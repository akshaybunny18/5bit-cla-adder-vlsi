==> flow/design.v <==
module dff(
    input wire clk,
    input wire rst,
    input wire d,
    output reg q
);
always @(posedge clk) begin
    if (rst)
        q <= 0;
    else
        q <= d;
end
endmodule
module pg_logic (
    input wire [4:0] a,
    input wire [4:0] b,
    output wire [4:0] p,    
    output wire [4:0] g        
);
    assign p   = a ^ b;   
    assign g   = a & b; 
endmodule
module cla_carry (
    input wire [4:0] p,
    input wire [4:0] g,
    output wire [5:0] c
);
    wire [4:0] g_bar;
    wire t2_1, t3_1, t3_2, t4_1, t4_2, t4_3, t5_1, t5_2, t5_3, t5_4;
    assign c[0] = 1'b0;
    assign c[1] = g[0];
    not(g_bar[1], g[1]);
    not(g_bar[2], g[2]);
    not(g_bar[3], g[3]);
    not(g_bar[4], g[4]);
    nand(t2_1, p[1], g[0]);
    nand(c[2], g_bar[1], t2_1);
    nand(t3_1, p[2], g[1]);
    nand(t3_2, p[2], p[1], g[0]);
    nand(c[3], g_bar[2], t3_1, t3_2);
    nand(t4_1, p[3], g[2]);
    nand(t4_2, p[3], p[2], g[1]);
    nand(t4_3, p[3], p[2], p[1], g[0]);
    nand(c[4], g_bar[3], t4_1, t4_2, t4_3);
    nand(t5_1, p[4], g[3]);
    nand(t5_2, p[4], p[3], g[2]);
    nand(t5_3, p[4], p[3], p[2], g[1]);
    nand(t5_4, p[4], p[3], p[2], p[1], g[0]);
    nand(c[5], g_bar[4], t5_1, t5_2, t5_3, t5_4);
endmodule
module cla_adder_5bit (
    input wire clk,
    input wire rst,
    input wire [4:0] a,
    input wire [4:0] b,
    output wire [4:0] sum,
    output wire cout
);
    wire [4:0] a_reg, b_reg;
    wire [4:0] p, g;
    wire [5:0] c;
    wire [4:0] sum_int;
    wire cout_int;
    dff dff_a0 (.clk(clk), .rst(rst), .d(a[0]), .q(a_reg[0]));
    dff dff_a1 (.clk(clk), .rst(rst), .d(a[1]), .q(a_reg[1]));
    dff dff_a2 (.clk(clk), .rst(rst), .d(a[2]), .q(a_reg[2]));
    dff dff_a3 (.clk(clk), .rst(rst), .d(a[3]), .q(a_reg[3]));
    dff dff_a4 (.clk(clk), .rst(rst), .d(a[4]), .q(a_reg[4]));
    dff dff_b0 (.clk(clk), .rst(rst), .d(b[0]), .q(b_reg[0]));
    dff dff_b1 (.clk(clk), .rst(rst), .d(b[1]), .q(b_reg[1]));
    dff dff_b2 (.clk(clk), .rst(rst), .d(b[2]), .q(b_reg[2]));
    dff dff_b3 (.clk(clk), .rst(rst), .d(b[3]), .q(b_reg[3]));
    dff dff_b4 (.clk(clk), .rst(rst), .d(b[4]), .q(b_reg[4]));
    pg_logic pg (
        .a(a_reg),
        .b(b_reg),
        .p(p),
        .g(g)
    );
    cla_carry cla (
        .p(p),
        .g(g),
        .c(c)
    );
    assign sum_int = p ^ c[4:0];
    assign cout_int = c[5];
    dff dff_sum0 (.clk(clk), .rst(rst), .d(sum_int[0]), .q(sum[0]));
    dff dff_sum1 (.clk(clk), .rst(rst), .d(sum_int[1]), .q(sum[1]));
    dff dff_sum2 (.clk(clk), .rst(rst), .d(sum_int[2]), .q(sum[2]));
    dff dff_sum3 (.clk(clk), .rst(rst), .d(sum_int[3]), .q(sum[3]));
    dff dff_sum4 (.clk(clk), .rst(rst), .d(sum_int[4]), .q(sum[4]));
    dff dff_cout (.clk(clk), .rst(rst), .d(cout_int), .q(cout));
endmodule
module top(
    input  wire clk,
    input  wire rst,
    input  wire sw15, sw14, sw13, sw12, sw11,    
    input  wire sw10, sw9, sw8, sw7, sw6,        
    output wire [15:0] leds ,                      
    output wire [5:0] pmoda    
);
    wire [4:0] sw_a = {sw15, sw14, sw13, sw12, sw11};
    wire [4:0] sw_b = {sw10, sw9, sw8, sw7, sw6};
    wire [4:0] sum;
    wire cout;
    cla_adder_5bit dut (
        .clk(clk),
        .rst(rst),
        .a(sw_a),
        .b(sw_b),
        .sum(sum),
        .cout(cout)
    );
    assign leds[15:11] = sw_a;    
    assign leds[10:6]  = sw_b;    
    assign leds[5]     = cout;    
    assign leds[4:0]   = sum;     
    assign pmoda[0] = sum[0];  
    assign pmoda[1] = sum[1];  
    assign pmoda[2] = sum[2];  
    assign pmoda[3] = sum[3];  
    assign pmoda[4] = sum[4];  
    assign pmoda[5] = cout;    
endmodule
Reports on top
Tool output for the design above, in the order of the flow.
Line numbers count from 1 in the design file above.
Operators: Yosys type, input widths -> output width; for muxes data width and select width s.
A cell with n/a has no value.
Inputs
  top: top
  clock port: clk
  cell library: sky130hd
  timing corner: tt_025C_1v80

Elaborated design
Counts by Yosys on the flattened word-level netlist (proc, flatten, opt, wreduce; memories kept). Register bits leave out memories and registers merged into their read ports (data or address); mux counts leave out enables and synchronous resets folded into registers. Print and check cells are left out. Cells with the same type and inputs are merged into one.
Operators by class
  bitwise gates (word level): 47
Operators with widths (number)
  $and 1x1->1: 26
  $not 1->1: 18
  $xor 5x5->5: 2
  $and 5x5->5: 1
Bit counts
  register bits: 16
  input port bits: 12
  output and inout bits: 22
  elaborated cells: 63

Longest topological paths
Depth = most cells in a row (Yosys ltp): at word level without a register or memory, in the mapped netlist without a sequential cell, where the memories' decode and read muxes count.
Logic depth
  word-level depth: 8
  ABC_AREA: 0
  gate-level depth with buffers: 5
  gate-level depth less buffers: 5

Synthesis result
The flow's flattened synthesis, as Yosys stat reports it; memories are mapped. The netlist is that of the ABC_AREA named above (0 if unset); the other value can give another one.
Mapped netlist
  standard cells after synthesis: 77
  mapped area: 777.0 um^2
  area of sequential cells: 320.3 um^2
  flip-flop cells: 16
  buffers: 23
Cells by type
  sky130_fd_sc_hd__dfxtp_1: number 16, area in all 320.307 um^2
  sky130_fd_sc_hd__buf_4: number 22, area in all 165.158 um^2
  sky130_fd_sc_hd__ha_1: number 6, area in all 75.072 um^2
  sky130_fd_sc_hd__nor2b_1: number 12, area in all 75.072 um^2
  sky130_fd_sc_hd__fa_1: number 1, area in all 20.019 um^2
  sky130_fd_sc_hd__inv_1: number 4, area in all 15.014 um^2
  sky130_fd_sc_hd__mux2_4: number 1, area in all 15.014 um^2
  sky130_fd_sc_hd__nor2_1: number 3, area in all 11.261 um^2
  sky130_fd_sc_hd__a21oi_1: number 2, area in all 10.01 um^2
  sky130_fd_sc_hd__mux2i_1: number 1, area in all 10.01 um^2
  sky130_fd_sc_hd__a21oi_2: number 1, area in all 8.758 um^2
  sky130_fd_sc_hd__xor2_1: number 1, area in all 8.758 um^2
  sky130_fd_sc_hd__a21o_1: number 1, area in all 7.507 um^2
  sky130_fd_sc_hd__o21a_1: number 1, area in all 7.507 um^2
  sky130_fd_sc_hd__nand2b_1: number 1, area in all 6.256 um^2
  sky130_fd_sc_hd__o22ai_1: number 1, area in all 6.256 um^2
  sky130_fd_sc_hd__or2_2: number 1, area in all 6.256 um^2
  sky130_fd_sc_hd__buf_2: number 1, area in all 5.005 um^2
  sky130_fd_sc_hd__nand2_1: number 1, area in all 3.754 um^2
The figures by module come from a second, unflattened synthesis with its own total; it is not the netlist above.
Second synthesis, totals
  cell total of the unflattened synthesis: 67
  area total of the unflattened synthesis: 832.0 um^2
Each row is one instance without its submodules.
Modules
  dff: instances 16, cells 2, area 33.8 um^2, seq. area 20.0 um^2
  top: instances 1, cells 17, area 127.6 um^2, seq. area 0.0 um^2
  pg_logic: instances 1, cells 5, area 62.6 um^2, seq. area 0.0 um^2
  cla_carry: instances 1, cells 8, area 57.6 um^2, seq. area 0.0 um^2
  cla_adder_5bit: instances 1, cells 5, area 43.8 um^2, seq. area 0.0 um^2

Timing after synthesis
OpenSTA on the mapped netlist: ideal clock, no wires. The path of least setup slack (recovery checks aside). Input and output delay are each 20% of the period. Register names are those of the netlist, which keeps one name where synthesis merged equal registers.
Timing after synthesis
  path kind: register to register
  start: reg dut.dff_b1.q
  end: reg dut.dff_sum3.q
  clock period: 1.68 ns
  setup time: 0.121 ns
  time at the first pin: 0.000 ns
  arrival: 1.219 ns
  data required time: 1.559 ns
  slack: 0.340 ns
  path delay: 1.340 ns
  stages: 5
  buffers on the path: 0
  synthesis period reached: 1.34 ns
"path delay" is the arrival time less input delay plus setup time.
"stages": output pins that drive a net of the path, with the launching flip-flop's if there is one; two outputs of one cell count as two.
"synthesis period reached" = period - worst setup slack (recovery checks aside). The figure is calculated, with input and output delays left at 20% of the set period.
The rows between start and end are the longest chain of elaborated cells between them; the timing report does not say that the signal goes this way. Where chains are equally long, one stands for them.
A line is the first line of the expression or statement that the cell stems from. Yosys adds cells for indexed reads and writes and turns some case tables into memories.
On the way, after synthesis
  path through: sky130_fd_sc_hd__dfxtp_1 > sky130_fd_sc_hd__ha_1 > sky130_fd_sc_hd__a21o_1 > sky130_fd_sc_hd__a21oi_2 > sky130_fd_sc_hd__mux2_4
  cells in the longest elaborated chain: 7
  elaborated cells on any way between the ends: 11
  RTL lines with such cells: 6
  those cells by class: logic: 11
Ends and longest elaborated chain, after synthesis
  from (decl): RTL line 5  | output reg q
  from (assign): RTL line 9  | q <= 0;
  from (assign): RTL line 11  | q <= d;
  $and 5x5->5: RTL line 21  | assign g   = a & b;
  $and 1x1->1: RTL line 38  | nand(t3_1, p[2], g[1]);
  $not 1->1: RTL line 38
  $and 1x1->1 x2: RTL line 40  | nand(c[3], g_bar[2], t3_1, t3_2);
  $not 1->1: RTL line 40
  $xor 5x5->5: RTL line 85  | assign sum_int = p ^ c[4:0];
  to (assign): RTL line 9
  to (assign): RTL line 11
  to (decl): RTL line 5

Timing after layout
From the final timing report of flow run 1: the path of least setup slack in the routed layout; clock arrival at registers is part of the times.
Timing after layout
  path kind: register to register
  start: reg dut.dff_a1.q
  end: reg dut.dff_sum3.q
  clock period: 1.62 ns
  setup time: 0.10 ns
  time at the first pin: 0.29 ns
  arrival: 1.58 ns
  data required time: 1.81 ns
  slack: 0.23 ns
  stages: 5
  buffers on the path: 0
The rows between start and end are the longest chain of elaborated cells between them; the timing report does not say that the signal goes this way. Where chains are equally long, one stands for them.
On the way, after layout
  path through: sky130_fd_sc_hd__dfxtp_2 > sky130_fd_sc_hd__ha_4 > sky130_fd_sc_hd__a21o_1 > sky130_fd_sc_hd__a21oi_2 > sky130_fd_sc_hd__mux2_4
  cells in the longest elaborated chain: 7
  elaborated cells on any way between the ends: 11
  RTL lines with such cells: 6
  those cells by class: logic: 11
Ends and longest elaborated chain, after layout
  from (decl): RTL line 5  | output reg q
  from (assign): RTL line 9  | q <= 0;
  from (assign): RTL line 11  | q <= d;
  $and 5x5->5: RTL line 21  | assign g   = a & b;
  $and 1x1->1: RTL line 38  | nand(t3_1, p[2], g[1]);
  $not 1->1: RTL line 38
  $and 1x1->1 x2: RTL line 40  | nand(c[3], g_bar[2], t3_1, t3_2);
  $not 1->1: RTL line 40
  $xor 5x5->5: RTL line 85  | assign sum_int = p ^ c[4:0];
  to (assign): RTL line 9
  to (assign): RTL line 11
  to (decl): RTL line 5

Wiki page: top / flow data

2 stored runs of top in the flow (synthesis by Yosys, layout by OpenROAD, sky130hd cells), in arbitrary order. Constraints: input delay and output delay 20% of the set period each, output load 0.01 pF.
By "time of the worst setup path" is meant the share of the clock period that the worst setup path is allowed (20% is reserved at inputs, 20% at outputs), minus its slack. Clock arrival times at its registers enter into it.
"total design power": no workload was simulated; the value follows from the tool's default switching activity.

==> flow run 1: settings <==
{ "period_ns": 1.62, "CORE_UTILIZATION": 57, "SETUP_SLACK_MARGIN": 0.35, "PLACE_DENSITY": 0.74, "CORE_ASPECT_RATIO": 1.46, "CORE_MARGIN": 6, "CELL_PAD_IN_SITES_GLOBAL_PLACEMENT": 0, "GPL_TIMING_DRIVEN": 0, "CTS_CLUSTER_SIZE": 62, "CAP_MARGIN": 20, "SLEW_MARGIN": 15, "MIN_ROUTING_LAYER": "met2", "MAX_ROUTING_LAYER": "met4" }
==> flow run 1: results <==
time of the worst setup path: 1.39 ns
worst setup path kind: register to register
total design power: 0.0008881 W
post-synthesis cell area: 777.0 um^2
total die area: 2409.0 um^2
worst hold slack in the final report: 0.411 ns
utilization in the final report: 93.3 %
final setup TNS: 0.000 ns
worst setup slack after layout: 0.225 ns

==> flow run 2: settings <==
{ "period_ns": 2.57, "CORE_UTILIZATION": 15, "SETUP_SLACK_MARGIN": 0.1, "PLACE_DENSITY_LB_ADDON": 0.01, "CORE_MARGIN": 4, "TNS_END_PERCENT": 20, "ABC_AREA": 1, "CAP_MARGIN": 20, "SLEW_MARGIN": 20 }
==> flow run 2: results <==
time of the worst setup path: 1.02 ns
worst setup path kind: input to output
total design power: 0.000614 W
post-synthesis cell area: 815.8 um^2
total die area: 6682.2 um^2
worst hold slack in the final report: 0.551 ns
utilization in the final report: 21.5 %
final setup TNS: 0.000 ns
worst setup slack after layout: 0.524 ns
